==> flow/design.v <==
module toggle #(
  parameter INIT = 1'b1
)(
  input wire clk, i_sclr, i_en,
  output wire o_sw
);
  reg r_sw;
  always @(posedge clk) begin
    if (i_sclr) begin
      r_sw <= INIT;
    end else if (i_en) begin
      r_sw <= ~r_sw;
    end
  end
  assign o_sw = r_sw;
endmodule
module flopr_en #(
  parameter WIDTH = 32
) (
  input wire clk, i_sclr, i_en,
  input wire [WIDTH-1:0] i_a,
  output reg [WIDTH-1:0] o_y
);
  always @(posedge clk) begin
    if (i_sclr) begin
      o_y <= {WIDTH{1'b0}};
    end else if (i_en) begin
      o_y <= i_a;
    end
  end
endmodule
module counterN_en #(
  parameter ULIMIT = 9,
  parameter WIDTH = 4
) (
  input wire clk, i_sclr, i_en,
  output wire [WIDTH-1:0] o_cnt
);
  wire [WIDTH-1:0] w_cnt_0, w_cnt_1;
  flopr_en #(WIDTH) flopr_en0(
    .clk(clk),
    .i_sclr(i_sclr),
    .i_en(i_en),
    .i_a(w_cnt_0),
    .o_y(w_cnt_1)
  );
  assign w_cnt_0 = (w_cnt_1 == ULIMIT-1'b1) ? {WIDTH{1'b0}} : w_cnt_1 + 1'b1;
  assign o_cnt = w_cnt_1;
endmodule
module enableN_gen #(
  parameter ULIMIT = 10,
  parameter WIDTH = 4
) (
  input wire clk, i_sclr,
  output wire o_en
);
  wire [WIDTH-1:0] s_cnt;
  counterN_en #(ULIMIT, WIDTH) counterN_en0 (
    .clk(clk), .i_sclr(i_sclr), .i_en(1'b1),
    .o_cnt(s_cnt)
  );
  assign o_en = (s_cnt == ULIMIT-1) ? 1'b1 : 1'b0;
endmodule
module px_clk (
  input wire clk, i_sclr,
  output wire o_px_clk,
  output wire o_ven
);
  localparam WIDTH = 800;
  toggle #(1'b0) toggle0 (
    .clk(clk),
    .i_sclr(i_sclr),
    .i_en(1'b1),
    .o_sw(o_px_clk)
  );
  enableN_gen #(WIDTH*2, 11) enableN_gen0(
    .clk(clk), .i_sclr(i_sclr),
    .o_en(o_ven)
  );
endmodule
module hsync (
  input wire clk, i_sclr, i_px_clk,
  output wire o_hsync_enb, o_addr_enb,
  output wire [9:0] o_idx
);
  localparam PULSE_UTIME = 96;
  localparam BACK_PORCH_UTIME = 144;
  localparam VISIBLE_AREA_UTIME = 784;
  localparam COUNTER = 800;
  localparam COUNTER_BIT = 10;
  localparam CLKS = 7'd96;
  wire [COUNTER_BIT-1:0] s_cnt;
  counterN_en #(COUNTER, COUNTER_BIT) hsync_counter0 (
    .clk(clk), .i_sclr(i_sclr), .i_en(i_px_clk), .o_cnt(s_cnt)
  );
  assign o_hsync_enb = (s_cnt < PULSE_UTIME) ? 1'b1 : 1'b0;
  assign o_addr_enb = (s_cnt >= BACK_PORCH_UTIME && s_cnt < VISIBLE_AREA_UTIME) ? 1'b1 : 1'b0;
  assign o_idx = s_cnt - BACK_PORCH_UTIME;
endmodule
module shift_left_register #(
  parameter BITS = 32
) (
  input wire clk, i_sclr, i_en, i_dat,
  output wire [BITS-1:0] o_data
);
  reg [BITS-1:0] s_bits;
  always @(posedge clk) begin
    if (i_sclr) begin
      s_bits <= {BITS{1'b0}};
    end else if (i_en) begin
      s_bits <= {s_bits[BITS-2:0], i_dat};
    end
  end
  assign o_data = s_bits;
endmodule
module vsync (
  input wire clk, i_sclr, i_ven,
  output wire o_vsync_enb, o_addr_enb,
  output wire o_frame_en,
  output wire [8:0] o_idx
);
  localparam VSYNC_PULSE_UTIME = 2;
  localparam BACK_PORCH_UTIME = 35;
  localparam VISIBLE_AREA_UTIME = 515;
  localparam COUNTER = 525;  
  localparam COUNTER_BIT = 10;
  wire [COUNTER_BIT-1:0] s_cnt;
  wire [9:0] s_idx;
  wire s_frame_en;
  wire [2:0] s_frame_enb;
  counterN_en #(COUNTER, COUNTER_BIT) vsync_counter0 (
    .clk(clk), .i_sclr(i_sclr), .i_en(i_ven), .o_cnt(s_cnt)
  );
  assign o_vsync_enb = (s_cnt < VSYNC_PULSE_UTIME) ? 1'b1 : 1'b0;
  assign o_addr_enb = (s_cnt >= BACK_PORCH_UTIME && s_cnt < VISIBLE_AREA_UTIME) ? 1'b1 : 1'b0;
  assign s_idx = s_cnt - BACK_PORCH_UTIME;
  assign o_idx = s_idx[8:0];
  assign s_frame_en = (s_cnt == 10'd0) ? 1'b1 : 1'b0;
  shift_left_register #(3) shift_left_register0(
    .clk(clk), .i_sclr(i_sclr), .i_en(1'b1), .i_dat(s_frame_en), .o_data(s_frame_enb)
  );
  assign o_frame_en = (s_frame_enb == 3'b011) ? 1'b1 : 1'b0;
endmodule
module mux2 #(
  parameter WIDTH = 32
) (
  input wire [WIDTH-1:0] i_d0, i_d1,
  input wire i_s,
  output wire [WIDTH-1:0] o_y
);
  assign o_y = i_s ? i_d1 : i_d0;
endmodule
module gen_640_480 (
  input wire clk, i_sclr, i_px_clk,
  input wire i_haddr_enb, i_vaddr_enb,
  input wire i_frame_en,
  input wire [9:0] i_hidx,  
  input wire [8:0] i_vidx,  
  output wire [3:0] o_vga_red, o_vga_green, o_vga_blue
);
  wire s_area_en;
  localparam RED = 12'hF00;
  localparam BLUE = 12'h00F;
  localparam WIDTH = 10'd640;
  localparam HEIGHT = 9'd480;
  wire [49:0] s_data0;
  reg [49:0] s_data1;
  wire [9:0] s_llimitx0, s_ulimitx0;
  wire [8:0] s_llimity0, s_ulimity0;
  wire [9:0] s_llimitx1, s_ulimitx1;
  wire [8:0] s_llimity1, s_ulimity1;
  wire [11:0] s_color0, s_color1;
  always @(posedge clk) begin
    if (i_sclr) begin
      s_data1 <= {RED, 10'd100, 10'd200, 9'd100, 9'd200};
    end else if (i_frame_en) begin
      s_data1 <= {s_color0, s_llimitx0, s_ulimitx0, s_llimity0, s_ulimity0};
    end
  end
  assign {s_color1, s_llimitx1, s_ulimitx1, s_llimity1, s_ulimity1} = s_data1;
  assign s_color0 = RED+1'd1;  
  assign s_llimitx0 = (s_llimitx1 == WIDTH) ? 10'd0 : s_llimitx1 + 1'd1;
  assign s_ulimitx0 = (s_ulimitx1 == WIDTH) ? 10'd0 : s_ulimitx1 + 1'd1;
  assign s_llimity0 = (s_llimity1 == HEIGHT) ? 9'd0 : s_llimity1 + 1'd1;
  assign s_ulimity0 = (s_ulimity1 == HEIGHT) ? 9'd0 : s_ulimity1 + 1'd1;
  wire [11:0] s_color2;
  assign s_area_en = (i_haddr_enb & (i_hidx >= s_llimitx1 && i_hidx < s_ulimitx1)) & (i_vaddr_enb & (i_vidx >= s_llimity1 && i_vidx < s_ulimity1));
  assign s_color2 = (s_area_en) ? s_color1 : BLUE;
  wire [11:0] s_color;
  mux2 #(12) mux2_0(
    .i_d0(12'h000),
    .i_d1(s_color2),
    .i_s(i_vaddr_enb & i_haddr_enb),
    .o_y(s_color)
  );
  assign o_vga_red = s_color[11:8];
  assign o_vga_green = s_color[7:4];
  assign o_vga_blue = s_color[3:0];
endmodule
module counter_en #(
  parameter WIDTH = 4
) (
  input wire clk, i_sclr, i_en,
  output wire [WIDTH-1:0] o_cnt
);
  wire [WIDTH-1:0] w_cnt_0, w_cnt_1;
  flopr_en #(WIDTH) flopr_en0(
    .clk(clk),
    .i_sclr(i_sclr),
    .i_en(i_en),
    .i_a(w_cnt_0),
    .o_y(w_cnt_1)
  );
  assign w_cnt_0 = w_cnt_1 + 1'b1;
  assign o_cnt = w_cnt_1;
endmodule
module hex_decoder (
  input wire [3:0] i_num,
  output reg [6:0] o_seg7
);
  always @* begin
    case (i_num)
      4'h0: o_seg7 <= 7'b100_0000;
      4'h1: o_seg7 <= 7'b111_1001;
      4'd2: o_seg7 <= 7'b010_0100;
      4'h3: o_seg7 <= 7'b011_0000;
      4'h4: o_seg7 <= 7'b001_1001;
      4'h5: o_seg7 <= 7'b001_0010;
      4'h6: o_seg7 <= 7'b000_0010;
      4'h7: o_seg7 <= 7'b101_1000;
      4'h8: o_seg7 <= 7'b000_0000;
      4'h9: o_seg7 <= 7'b001_0000;
      4'ha: o_seg7 <= 7'b000_1000;
      4'hb: o_seg7 <= 7'b000_0011;
      4'hc: o_seg7 <= 7'b100_0110;
      4'hd: o_seg7 <= 7'b010_0001;
      4'he: o_seg7 <= 7'b000_0110;
      4'hf: o_seg7 <= 7'b000_1110;
      default: o_seg7 <= 7'bXXX_XXXX;
    endcase
  end
endmodule
module hex_display (
  input wire [23:0] i_num,
  output wire [6:0] o_hex0,
  output wire [6:0] o_hex1,
  output wire [6:0] o_hex2,
  output wire [6:0] o_hex3,
  output wire [6:0] o_hex4,
  output wire [6:0] o_hex5
);
  genvar i;
  wire [41:0] s_hex;
  generate
    for(i = 0; i < 6; i=i+1) begin: gen_decoder
      hex_decoder dec0(
        .i_num(i_num[i*4+3:i*4]),
        .o_seg7(s_hex[i*7+6:i*7])
      );
    end
  endgenerate
  assign o_hex0 = s_hex[6:0];
  assign o_hex1 = s_hex[13:7];
  assign o_hex2 = s_hex[20:14];
  assign o_hex3 = s_hex[27:21];
  assign o_hex4 = s_hex[34:28];
  assign o_hex5 = s_hex[41:35];
endmodule
module top (
  input wire clk, i_sclr,
  output wire [3:0] o_vga_red, o_vga_green, o_vga_blue,
  output wire o_vga_hsync, o_vga_vsync,
  output wire [6:0] o_hex0, o_hex1, o_hex2, o_hex3, o_hex4, o_hex5
);
  wire s_px_clk, s_ven;
  wire s_frame_en;
  wire s_hsync_enb, s_vsync_enb;
  wire [9:0] s_hidx;  
  wire [8:0] s_vidx;  
  wire s_haddr_enb, s_vaddr_enb;
  wire [3:0] s_red, s_green, s_blue;
  px_clk px_clk0(
    .clk(clk), .i_sclr(i_sclr),
    .o_px_clk(s_px_clk),
    .o_ven(s_ven)
  );
  hsync hsync0 (
    .clk(clk), .i_sclr(i_sclr), .i_px_clk(s_px_clk),
    .o_hsync_enb(o_vga_hsync), .o_addr_enb(s_haddr_enb),
    .o_idx(s_hidx)
  );
  vsync vsync0 (
    .clk(clk), .i_sclr(i_sclr), .i_ven(s_ven),
    .o_vsync_enb(o_vga_vsync), .o_addr_enb(s_vaddr_enb),
    .o_frame_en(s_frame_en),
    .o_idx(s_vidx)
  );
  wire [23:0] s_frame_cnt;
  counter_en #(24) counter_en_frame(
    .clk(clk), .i_sclr(i_sclr), .i_en(s_frame_en),
    .o_cnt(s_frame_cnt)
  );
  hex_display hex_display0 (
    .i_num(s_frame_cnt),
    .o_hex0(o_hex0),
    .o_hex1(o_hex1),
    .o_hex2(o_hex2),
    .o_hex3(o_hex3),
    .o_hex4(o_hex4),
    .o_hex5(o_hex5)
  );
  gen_640_480 gen_640_480_0 (
    .clk(clk), .i_sclr(i_sclr), .i_px_clk(s_px_clk),
    .i_haddr_enb(s_haddr_enb), .i_hidx(s_hidx),
    .i_vaddr_enb(s_vaddr_enb), .i_vidx(s_vidx),
    .i_frame_en(s_frame_en),
    .o_vga_red(o_vga_red), .o_vga_green(o_vga_green), .o_vga_blue(o_vga_blue)
  );
endmodule
Step by step through the tools: top. Tool output for the design above, in the order of the flow. Line numbers count from 1 in the design file above. Not given: --

Top: top. Clock: clk. Standard-cell library: sky130hd. Corner: tt_025C_1v80.

Word level. Yosys after proc, flatten, opt, wreduce and memory -nomap, before mapping. Print and check cells are not counted. Equal cells are merged and count once. Yosys's memory passes give these memory sizes; they may raise the number of words (mostly to a power of two), join words into wider ones and drop unused or constant bits.

The figure for register bits is 98. The figure for ROM bits is 672. The entry for word width x clocked read ports reads 42. Under memory cells stands 6. The entry for input port bits reads 2. Under output and inout bits stands 56. The figure for cells after elaboration is 79.

For add/subtract/negate cells the number is 10. For order comparisons the number is 10. The entry for equal/unequal tests reads 8. Under mux-type cells stands 27. The entry for bitwise operators reads 5. The entry for reductions and logical operators reads 6.

Memory list: (name not given) (words 16, bits a word 7, read ports 1, write ports 0, line 222) `case (i_num)`; (name not given) (words 16, bits a word 7, read ports 1, write ports 0, line 222); (name not given) (words 16, bits a word 7, read ports 1, write ports 0, line 222); (name not given) (words 16, bits a word 7, read ports 1, write ports 0, line 222); (name not given) (words 16, bits a word 7, read ports 1, write ports 0, line 222); (name not given) (words 16, bits a word 7, read ports 1, write ports 0, line 222).

Operators with widths (number): 4-bit 2-to-1 mux (12); 10-bit by 1-bit adder with 10-bit output (second input constant) (4); 10-bit == test (second input constant) (4); 10-bit 2-to-1 mux (4); 24-bit by 1-bit adder with 24-bit output (second input constant) (1); 12-bit 2-to-1 mux (2); 10-bit < comparator (second input constant) (2); 9-bit by 1-bit adder with 9-bit output (second input constant) (2); 9-bit == test (second input constant) (2); 9-bit 2-to-1 mux (2); 11-bit by 1-bit adder with 11-bit output (second input constant) (1); 11-bit == test (second input constant) (1); 10-bit >= comparator (1); 10-bit < comparator (1); 10-bit by 2-bit < comparator with 1-bit output (second input constant) (1); 10-bit by 6-bit >= comparator with 1-bit output (second input constant) (1); 10-bit by 7-bit < comparator with 1-bit output (second input constant) (1); 10-bit by 8-bit subtractor with 10-bit output (second input constant) (1); 10-bit by 8-bit >= comparator with 1-bit output (second input constant) (1); 10-bit zero test (1); 9-bit by 6-bit subtractor with 9-bit output (second input constant) (1); 9-bit >= comparator (1); 9-bit < comparator (1); 1-bit 2-to-1 mux (7); 1-bit bitwise AND (4); 1-bit logical AND (4); 3-bit by 2-bit == test with 1-bit output (second input constant) (1); 2-bit OR reduction (1); 1-bit NOT (1).

Logic depth. Longest topological path by Yosys (ltp), each cell counted once; first at word level (registers and memories cut), then after technology mapping (sequential cells cut; the memories' decode and read muxes count).

Under word-level depth stands 7. Under ABC_AREA stands 0. Under depth in mapped cells stands 12. The entry for mapped depth without buffers reads 11.

After synthesis. The flow's flattened synthesis, as Yosys stat reports it; memories are mapped. The netlist is that of the ABC_AREA named above (0 if unset); the other value can give another one.

For mapped cells the number is 930. For synthesis area the number is 8035.2 um2. Sequential part of the area: 2802.7 um2. For mapped flip-flops the number is 140. The entry for buffers reads 40.

Cell types: sky130_fd_sc_hd__dfxtp_1 (number 140, total area 2.8E+03 um2); sky130_fd_sc_hd__ha_1 (number 89, total area 1.11E+03 um2); sky130_fd_sc_hd__xnor2_1 (number 52, total area 455.437 um2); sky130_fd_sc_hd__nor2_1 (number 91, total area 341.578 um2); sky130_fd_sc_hd__mux2i_1 (number 33, total area 330.317 um2); sky130_fd_sc_hd__inv_1 (number 84, total area 315.302 um2); sky130_fd_sc_hd__nand2_1 (number 78, total area 292.781 um2); sky130_fd_sc_hd__xor2_1 (number 24, total area 210.202 um2); sky130_fd_sc_hd__nand3_1 (number 38, total area 190.182 um2); sky130_fd_sc_hd__a21oi_1 (number 28, total area 140.134 um2); sky130_fd_sc_hd__nand4_1 (number 20, total area 125.12 um2); sky130_fd_sc_hd__o21ai_0 (number 21, total area 105.101 um2); sky130_fd_sc_hd__nor3_1 (number 20, total area 100.096 um2); sky130_fd_sc_hd__a21o_1 (number 13, total area 97.594 um2); sky130_fd_sc_hd__and3_1 (number 15, total area 93.84 um2); sky130_fd_sc_hd__clkbuf_1 (number 25, total area 93.84 um2); sky130_fd_sc_hd__buf_4 (number 10, total area 75.072 um2); sky130_fd_sc_hd__nor4_1 (number 12, total area 75.072 um2).

Other cell types: 49; their cells: 137. The figures by module come from a second, unflattened synthesis with its own total; it is not the netlist above.

The figure for cell total of the unflattened synthesis is 928. For area total of the unflattened synthesis the number is 8187.9 um2.

Each row is one instance without its submodules.

By module: gen_640_480 (instances 1, cells 320, area 2707.6 um2, seq. area 780.7 um2); hex_decoder (instances 6, cells 33, area 280.3 um2, seq. area 0.0 um2); flopr_en (WIDTH=24) (instances 1, cells 77, area 869.6 um2, seq. area 480.5 um2); flopr_en (WIDTH=10) (instances 2, cells 32, area 352.8 um2, seq. area 200.2 um2); counter_en (WIDTH=24) (instances 1, cells 58, area 409.1 um2, seq. area 0.0 um2); flopr_en (WIDTH=11) (instances 1, cells 35, area 386.6 um2, seq. area 220.2 um2); counterN_en (instances 1, cells 34, area 249.0 um2, seq. area 0.0 um2); counterN_en (instances 1, cells 33, area 235.2 um2, seq. area 0.0 um2); counterN_en (instances 1, cells 31, area 234.0 um2, seq. area 0.0 um2); vsync (instances 1, cells 28, area 205.2 um2, seq. area 0.0 um2); mux2 (WIDTH=12) (instances 1, cells 13, area 183.9 um2, seq. area 0.0 um2); hsync (instances 1, cells 19, area 145.1 um2, seq. area 0.0 um2); shift_left_register (BITS=3) (instances 1, cells 9, area 101.3 um2, seq. area 60.1 um2); enableN_gen (instances 1, cells 5, area 37.5 um2, seq. area 0.0 um2).

Modules not listed: 4.

Path before layout. Source: OpenSTA report_checks on the synthesized netlist (no wires, ideal clock, input and output delay 20% of the period each), path of least setup slack; recovery checks are left aside. Register names are those of the netlist, which keeps one name where synthesis merged equal registers.

Path kind: flip-flop to output port. Start point: register vsync0.vsync_counter0.flopr_en0.o_y[0]. End point: output port o_vga_red[1]. For period the number is 8560 ps. External output delay: 1712 ps. Under time at the first pin stands 0 ps. The figure for arrival is 2921 ps. The figure for data required time is 6848 ps. The figure for slack is 3927 ps. Under path delay stands 2921 ps. Stages: 11. For path buffers the number is 1. Synthesis period reached: 4633 ps.

"path delay" = arrival - input delay + setup time. At an output port there is no setup time. "stages": output pins that drive a net of the path, with the launching flip-flop's if there is one; two outputs of one cell count as two. "synthesis period reached" is the clock period less the worst setup slack; recovery checks do not enter. This is arithmetic on one report: input and output delays are still those of the set period (20% each). Between the ends stands the longest chain of elaborated cells between them, by number of cells; it is not shown to be the way that was timed. Of several equally long chains one is given. A line is the first line of the expression or statement that the cell stems from. Yosys adds cells for indexed reads and writes and turns some case tables into memories.

Cell sequence: sky130_fd_sc_hd__dfxtp_1 > sky130_fd_sc_hd__ha_1 > sky130_fd_sc_hd__or4_1 > sky130_fd_sc_hd__a211oi_1 > sky130_fd_sc_hd__xor2_1 > sky130_fd_sc_hd__ha_1 > sky130_fd_sc_hd__and4_1 > sky130_fd_sc_hd__a221oi_1 > sky130_fd_sc_hd__o2111ai_1 > sky130_fd_sc_hd__nor2_1 > sky130_fd_sc_hd__buf_4. For cells in the longest elaborated chain the number is 7. Elaborated cells on any way between the ends: 13. The entry for source lines of those cells reads 6. Those cells by class: add/sub (1); compare (4); mux (3); logic (3); reduce/logical (2).

Ends and longest elaborated chain, post-synthesis: from (decl) (line 22) `output reg [WIDTH-1:0] o_y`; from (assign) (line 26) `o_y <= {WIDTH{1'b0}};`; from (assign) (line 28) `o_y <= i_a;`; 9-bit by 6-bit subtractor with 9-bit output (line 136) `assign s_idx = s_cnt - BACK_PORCH_UTIME;`; 9-bit >= comparator (line 187) `assign s_area_en = (i_haddr_enb & (i_hidx >= s_llimitx1 && i_hidx < s_ulimitx1)) & (i_vaddr_enb & (i_vidx >= s ...`; 1-bit logical AND (line 187); 1-bit bitwise AND (2 in a row) (line 187); 12-bit 2-to-1 mux (line 188) `assign s_color2 = (s_area_en) ? s_color1 : BLUE;`; 12-bit 2-to-1 mux (line 151) `assign o_y = i_s ? i_d1 : i_d0;`; to (decl) (line 271) `output wire [3:0] o_vga_red, o_vga_green, o_vga_blue,`.

Some nets on the timed path still bear RTL names; the line given drives or declares the net.

Named nets, post-synthesis (line): o_vga_red[0] (151).

Path in the finished layout. From the final timing report of run 1: the path of least setup slack in the routed layout; clock arrival at registers is part of the times. The report prints the path's times to 10 ps; the period is as set.

Path kind: flip-flop to output port. Start point: register vsync0.vsync_counter0.flopr_en0.o_y[0]. End point: output port o_vga_red[1]. For period the number is 5040 ps. External output delay: 1010 ps. Under time at the first pin stands 430 ps. The figure for arrival is 3830 ps. The figure for data required time is 4030 ps. The figure for slack is 200 ps. Stages: 11. For path buffers the number is 1.

Between the ends stands the longest chain of elaborated cells between them, by number of cells; it is not shown to be the way that was timed. Of several equally long chains one is given.

Cell sequence: sky130_fd_sc_hd__dfxtp_1 > sky130_fd_sc_hd__ha_2 > sky130_fd_sc_hd__or4_4 > sky130_fd_sc_hd__a211oi_2 > sky130_fd_sc_hd__xor2_1 > sky130_fd_sc_hd__ha_1 > sky130_fd_sc_hd__and4_1 > sky130_fd_sc_hd__a221oi_1 > sky130_fd_sc_hd__o2111ai_2 > sky130_fd_sc_hd__nor2_2 > sky130_fd_sc_hd__clkdlybuf4s50_1. For cells in the longest elaborated chain the number is 7. Elaborated cells on any way between the ends: 13. The entry for source lines of those cells reads 6. Those cells by class: add/sub (1); compare (4); mux (3); logic (3); reduce/logical (2).

Ends and longest elaborated chain, post-layout: from (decl) (line 22) `output reg [WIDTH-1:0] o_y`; from (assign) (line 26) `o_y <= {WIDTH{1'b0}};`; from (assign) (line 28) `o_y <= i_a;`; 9-bit by 6-bit subtractor with 9-bit output (line 136) `assign s_idx = s_cnt - BACK_PORCH_UTIME;`; 9-bit >= comparator (line 187) `assign s_area_en = (i_haddr_enb & (i_hidx >= s_llimitx1 && i_hidx < s_ulimitx1)) & (i_vaddr_enb & (i_vidx >= s ...`; 1-bit logical AND (line 187); 1-bit bitwise AND (2 in a row) (line 187); 12-bit 2-to-1 mux (line 188) `assign s_color2 = (s_area_en) ? s_color1 : BLUE;`; 12-bit 2-to-1 mux (line 151) `assign o_y = i_s ? i_d1 : i_d0;`; to (decl) (line 271) `output wire [3:0] o_vga_red, o_vga_green, o_vga_blue,`.

FLOW RESULTS
============

Below are 2 stored runs of the flow (Yosys, OpenROAD; platform sky130hd) on top, each with its settings and what was measured, unordered. Constraints: input delay and output delay 20% of the set period each, output load 0.01 pF. "period reached" is the run's clock period less its worst setup slack. It is reckoned from that one timing run; input and output delays stay at 20% of the period that was set. "critical setup path time": the worst setup path's part of the clock period (all of it between registers, 20% less for each end at a port) less its slack. A launch clock that arrives late makes it longer, a capture clock that arrives late makes it shorter. "critical setup path time" is known to 10 ps.

Run 1 has these settings: period_ns 5.04; CORE_UTILIZATION 35; PLACE_DENSITY_LB_ADDON 0.13; CELL_PAD_IN_SITES_DETAIL_PLACEMENT 1; TNS_END_PERCENT 65; CTS_CLUSTER_DIAMETER 219; CAP_MARGIN 25; MIN_ROUTING_LAYER met2; CORE_MARGIN 2; SLEW_MARGIN 20. The measured standard-cell area after routing is 9395.3 um2. The post-synthesis cell area reads 8035.2 um2. The total negative setup slack comes to 0 ps. The period reached reads 4842 ps. The lowest setup slack reads 198 ps. The critical setup path time comes to 3830 ps. Type of the worst setup path: flip-flop to output port. The worst hold slack comes to 466 ps. The die footprint comes to 24186.5 um2.

Run 2 has these settings: period_ns 6.67; CORE_UTILIZATION 23; SETUP_SLACK_MARGIN 0.77; PLACE_DENSITY_LB_ADDON 0.18; CORE_ASPECT_RATIO 1.51; CORE_MARGIN 10; CELL_PAD_IN_SITES_GLOBAL_PLACEMENT 0; ABC_AREA 1; CTS_CLUSTER_DIAMETER 274; CAP_MARGIN 0; MAX_ROUTING_LAYER met5; SLEW_MARGIN 20. The measured standard-cell area after routing is 10246.1 um2. The post-synthesis cell area reads 8602.0 um2. The total negative setup slack comes to 0 ps. The period reached reads 4756 ps. The lowest setup slack reads 1914 ps. The critical setup path time comes to 3420 ps. Type of the worst setup path: flip-flop to output port. The worst hold slack comes to 451 ps. The die footprint comes to 45700.2 um2.
